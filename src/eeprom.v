==> flow/design.v <==
module eeprom
(
  input [10:0] address,
  input  strobe,
  input  raw_clk,
  output reg eeprom_cs,
  output reg eeprom_clk,
  output reg eeprom_di,
  input  eeprom_do,
  output ready,
  output reg [7:0] data_out
);
reg [2:0] delay = 0;
reg [13:0] command;
reg [3:0] count;
parameter STATE_IDLE           = 0;
parameter STATE_SEND_ADDRESS_0 = 1;
parameter STATE_SEND_ADDRESS_1 = 2;
parameter STATE_READ_START     = 3;
parameter STATE_READ_DATA_0    = 4;
parameter STATE_READ_DATA_1    = 5;
parameter STATE_FINISH         = 6;
reg [2:0] state = STATE_FINISH;
assign ready = state == STATE_IDLE;
always @(posedge raw_clk) begin
  case (state)
    STATE_IDLE:
      begin
        if (strobe) begin
          command[13:11] <= 3'b110;
          command[10:0] <= address;
          count <= 14;
          eeprom_cs <= 1;
          state <= STATE_SEND_ADDRESS_0;
        end else begin
          eeprom_cs <= 0;
          eeprom_di <= 0;
          eeprom_clk <= 0;
        end
      end
    STATE_SEND_ADDRESS_0:
      begin
        case (delay)
          0:
            begin
              count <= count - 1;
              eeprom_di <= command[13];
              command[13:1] <= command[12:0];
              eeprom_clk <= 0;
            end
          7:
            state <= STATE_SEND_ADDRESS_1;
        endcase
        delay <= delay + 1;
      end
    STATE_SEND_ADDRESS_1:
      begin
        eeprom_clk <= 1;
        if (delay == 7) begin
          if (count == 0) begin
            state <= STATE_READ_START;
          end else begin
            state <= STATE_SEND_ADDRESS_0;
          end
        end
        delay <= delay + 1;
      end
    STATE_READ_START:
      begin
        eeprom_clk <= 0;
        eeprom_di <= 0;
        count <= 8;
        state <= STATE_READ_DATA_0;
      end
    STATE_READ_DATA_0:
      begin
        case (delay)
          1:
            begin
              count <= count - 1;
              data_out[7:1] <= data_out[6:0];
              eeprom_clk <= 1;
            end
          7:
            state <= STATE_READ_DATA_1;
        endcase
        delay <= delay + 1;
      end
    STATE_READ_DATA_1:
      begin
        eeprom_clk <= 0;
        case (delay)
          0:
            data_out[0] <= eeprom_do;
          7:
            begin
              if (count == 0) begin
                state <= STATE_FINISH;
              end else begin
                state <= STATE_READ_DATA_0;
              end
            end
        endcase
        delay <= delay + 1;
      end
    STATE_FINISH:
      begin
        eeprom_cs <= 0;
        eeprom_di <= 0;
        state <= STATE_IDLE;
      end
  endcase
end
endmodule
* From RTL to reports: eeprom *
The steps from the RTL of eeprom to its reports follow in flow order.
Lines are those of the file above, counted from 1.
Operators: Yosys type, input widths -> output width; for muxes data width and select width s.
Library cell names are shortened.
Not given: n/a

set-up
  top = eeprom
  clock input = raw_clk
  library = sky130hd
  library corner = tt_025C_1v80

* Word level *
Yosys after proc, flatten, opt, wreduce and memory -nomap, before mapping. Memory bits, and registers merged into a memory's read port (data or address), are not among the register bits. Print and check cells are not counted. Equal cells are merged and count once.

word-level totals
  register bits = 35
  input bits = 14
  output and inout port bits = 12
  word-level cells = 74

operators by class
  add/sub/neg operators = 2
  equal/unequal tests = 16
  muxes and demuxes = 26
  reductions and logical operators = 20

operator list
  operator             count
  $pmux 3 s7           1
  $mux 3               7
  $pmux 10 s2          1
  $mux 10              2
  $ne 2x2->1 const B   8
  $pmux 4 s4           1
  $eq 3x3->1 const B   4
  $mux 4               3
  $reduce_and 4->1     2
  $reduce_bool 7->1    1
  $reduce_and 2->1     3
  $eq 3x1->1 const B   2
  $eq 3x2->1 const B   2
  $logic_not 3->1      2
  $reduce_and 3->1     2
  $reduce_and 6->1     1
  $pmux 3 s2           1
  $reduce_bool 5->1    1
  $pmux 1 s5           1
  $mux 1               5
  $reduce_bool 2->1    2
  $reduce_or 2->1      2
  $sub 4x1->4 const B  1
  $logic_not 4->1      1
  $reduce_bool 4->1    1
  $reduce_or 4->1      1
  $mux 2               2
  $add 3x1->3 const B  1

Not listed: further kinds 3, cells in them 3.

* Depth *
Depth = most cells in a row (Yosys ltp): at word level without a register or memory, in the mapped netlist without a sequential cell, where the memories' decode and read muxes count.

logic depth
  depth in word-level cells = 4
  ABC_AREA = 0
  mapped depth = 5
  depth with buffers taken out = 5

* After synthesis *
Yosys stat after the flow's synthesis: flattened, memories mapped to cells. It holds for the ABC_AREA given above (unset counts as 0); a run with the other value may have another netlist.
The area totals of this step are shown rounded.

cell types
  type       count  area in all (um^2)
  edfxtp_1   35     1.05E+03
  mux2_2     9      101.347
  ha_1       6      75.072
  mux2i_1    4      40.038
  xnor2_1    4      35.034
  inv_1      8      30.029
  nor2_1     7      26.275
  nor2b_1    4      25.024
  buf_4      3      22.522
  nand2_1    6      22.522
  nor4_4     1      21.27
  nor2_8     1      20.019
  and3_1     3      18.768
  a2bb2oi_1  2      17.517
  a21oi_1    3      15.014
  nor3_1     3      15.014
  nand2b_4   1      13.763
  nor3b_2    1      12.512

Not listed: further types 16, cells in them 19.

mapped netlist
  mapped cells = 120
  chip area (Yosys) = 1698 um^2
  area of sequential cells = 1051 um^2
  flip-flop cells = 35
  buffer cells = 6

* Path before layout *
OpenSTA on the mapped netlist: ideal clock, no wires. The path of least setup slack (recovery checks aside). Input and output delay are each 20% of the period. Register names are those of the netlist, which keeps one name where synthesis merged equal registers.

timing path post-synthesis
  path type = register to register
  start = reg delay[0]
  end = reg command[10]
  clock period = 2.86 ns
  library setup time = 0.400 ns
  launch time at the first pin = 0.000 ns
  data arrival time = 1.835 ns
  required time = 2.460 ns
  setup slack = 0.625 ns
  delay of the path = 2.235 ns
  stages = 6
  buffers on the path = 0
  synthesis period reached = 2.235 ns

"delay of the path" is the arrival time less input delay plus setup time.
"stages" counts driving pins, that of a launching flip-flop among them; a cell with two outputs on the path counts twice.
"synthesis period reached" = period - worst setup slack (recovery checks aside). The figure is calculated, with input and output delays left at 20% of the set period.
The rows between start and end are the longest chain of elaborated cells between them; the timing report does not say that the signal goes this way. Where chains are equally long, one stands for them.
Each line given opens the expression or statement behind the cell; cells for indexed reads and writes are added by Yosys, which also makes memories of some case tables.
A register here has more assigning lines than the two given.
The path ends at the enable pin of a flip-flop; only ways to that pin are counted.

between the ends, post-synthesis
  path through = edfxtp_1 inv_1 ha_1 nor2b_1 mux2i_1 nor3_1
  length of the longest elaborated chain = 3
  elaborated cells on any way between the ends = 3
  those cells by class = 1 x eq/ne; 2 x reduce/logical

RTL lines, path post-synthesis
  element             line  RTL
  start: declaration  13    reg [2:0] delay = 0;
  start: assignment   54    delay <= delay + 1;
  start: assignment   66    delay <= delay + 1;
  $logic_not 3->1     43    case (delay)
  $ne 2x2->1          n/a
  $reduce_and 3->1    n/a
  end: assignment     31    command[10:0] <= address;
  end: assignment     48    command[13:1] <= command[12:0];
  end: declaration    14    reg [13:0] command;

* Worst path after layout *
Path of least setup slack in the final report of job 1 (OpenROAD, finished layout, wires in). Where an end is a register, its clock arrival counts in the times.

timing path post-layout
  path type = register to output
  start = reg state[1]
  end = out ready
  clock period = 4.52 ns
  output delay = 0.90 ns
  launch time at the first pin = 0.33 ns
  data arrival time = 2.01 ns
  required time = 3.62 ns
  setup slack = 1.61 ns
  stages = 3
  buffers on the path = 1

The rows between start and end are the longest chain of elaborated cells between them; the timing report does not say that the signal goes this way. Where chains are equally long, one stands for them.
A register here has more assigning lines than the two given.

between the ends, post-layout
  path through = edfxtp_1 nor3_1 clkdlybuf4s50_1
  length of the longest elaborated chain = 1
  elaborated cells on any way between the ends = 1
  those cells by class = 1 x reduce/logical

RTL lines, path post-layout
  element             line  RTL
  start: declaration  23    reg [2:0] state = STATE_FINISH;
  start: assignment   34    state <= STATE_SEND_ADDRESS_0;
  start: assignment   52    state <= STATE_SEND_ADDRESS_1;
  $logic_not 3->1     24    assign ready = state == STATE_IDLE;
  end: declaration    10    output ready,

Wiki page: eeprom / flow data

Flow measurements of eeprom on sky130hd: 2 stored runs with different settings, listed in no order. Input and output delays are each 20% of the period that was set; the output load is 0.01 pF.
"period achieved" means the clock period less the worst setup slack. The figure is calculated, with input and output delays left at 20% of the set period.
"time on the worst setup path": the worst setup path's part of the clock period (all of it between registers, 20% less for each end at a port) less its slack. A launch clock that arrives late makes it longer, a capture clock that arrives late makes it shorter.
"overall power" is the tool's figure for a default switching activity; nothing was simulated.
The results are shown rounded.
Settings: n/a = not set for that run.

item                                           job 1               job 2
period_ns                                      4.52                3.51
CORE_UTILIZATION                               48                  43
SETUP_SLACK_MARGIN                             -0.08               0.56
PLACE_DENSITY_LB_ADDON                         0.24                n/a
CTS_CLUSTER_DIAMETER                           376                 n/a
CAP_MARGIN                                     5                   20
MIN_ROUTING_LAYER                              met2                n/a
CORE_MARGIN                                    2                   9
SLEW_MARGIN                                    20                  30
CELL_PAD_IN_SITES_GLOBAL_PLACEMENT             n/a                 1
TNS_END_PERCENT                                n/a                 20
ABC_AREA                                       n/a                 0
GPL_ROUTABILITY_DRIVEN                         n/a                 0
MAX_ROUTING_LAYER                              n/a                 met5
setup slack of the critical path (ns)          1.606               0.987
post-route worst hold slack (ns)               0.461               0.451
period achieved (ns)                           2.914               2.523
cell area after synthesis (um^2)               1698                1698
standard-cell area of the final layout (um^2)  2024                2092
overall power (W)                              0.001248            0.001773
total negative slack on setup checks (ns)      0.000               0.000
overall die area (um^2)                        4029                6534
time on the worst setup path (ns)              2.01                1.82
class of the worst setup path                  register to output  register to output
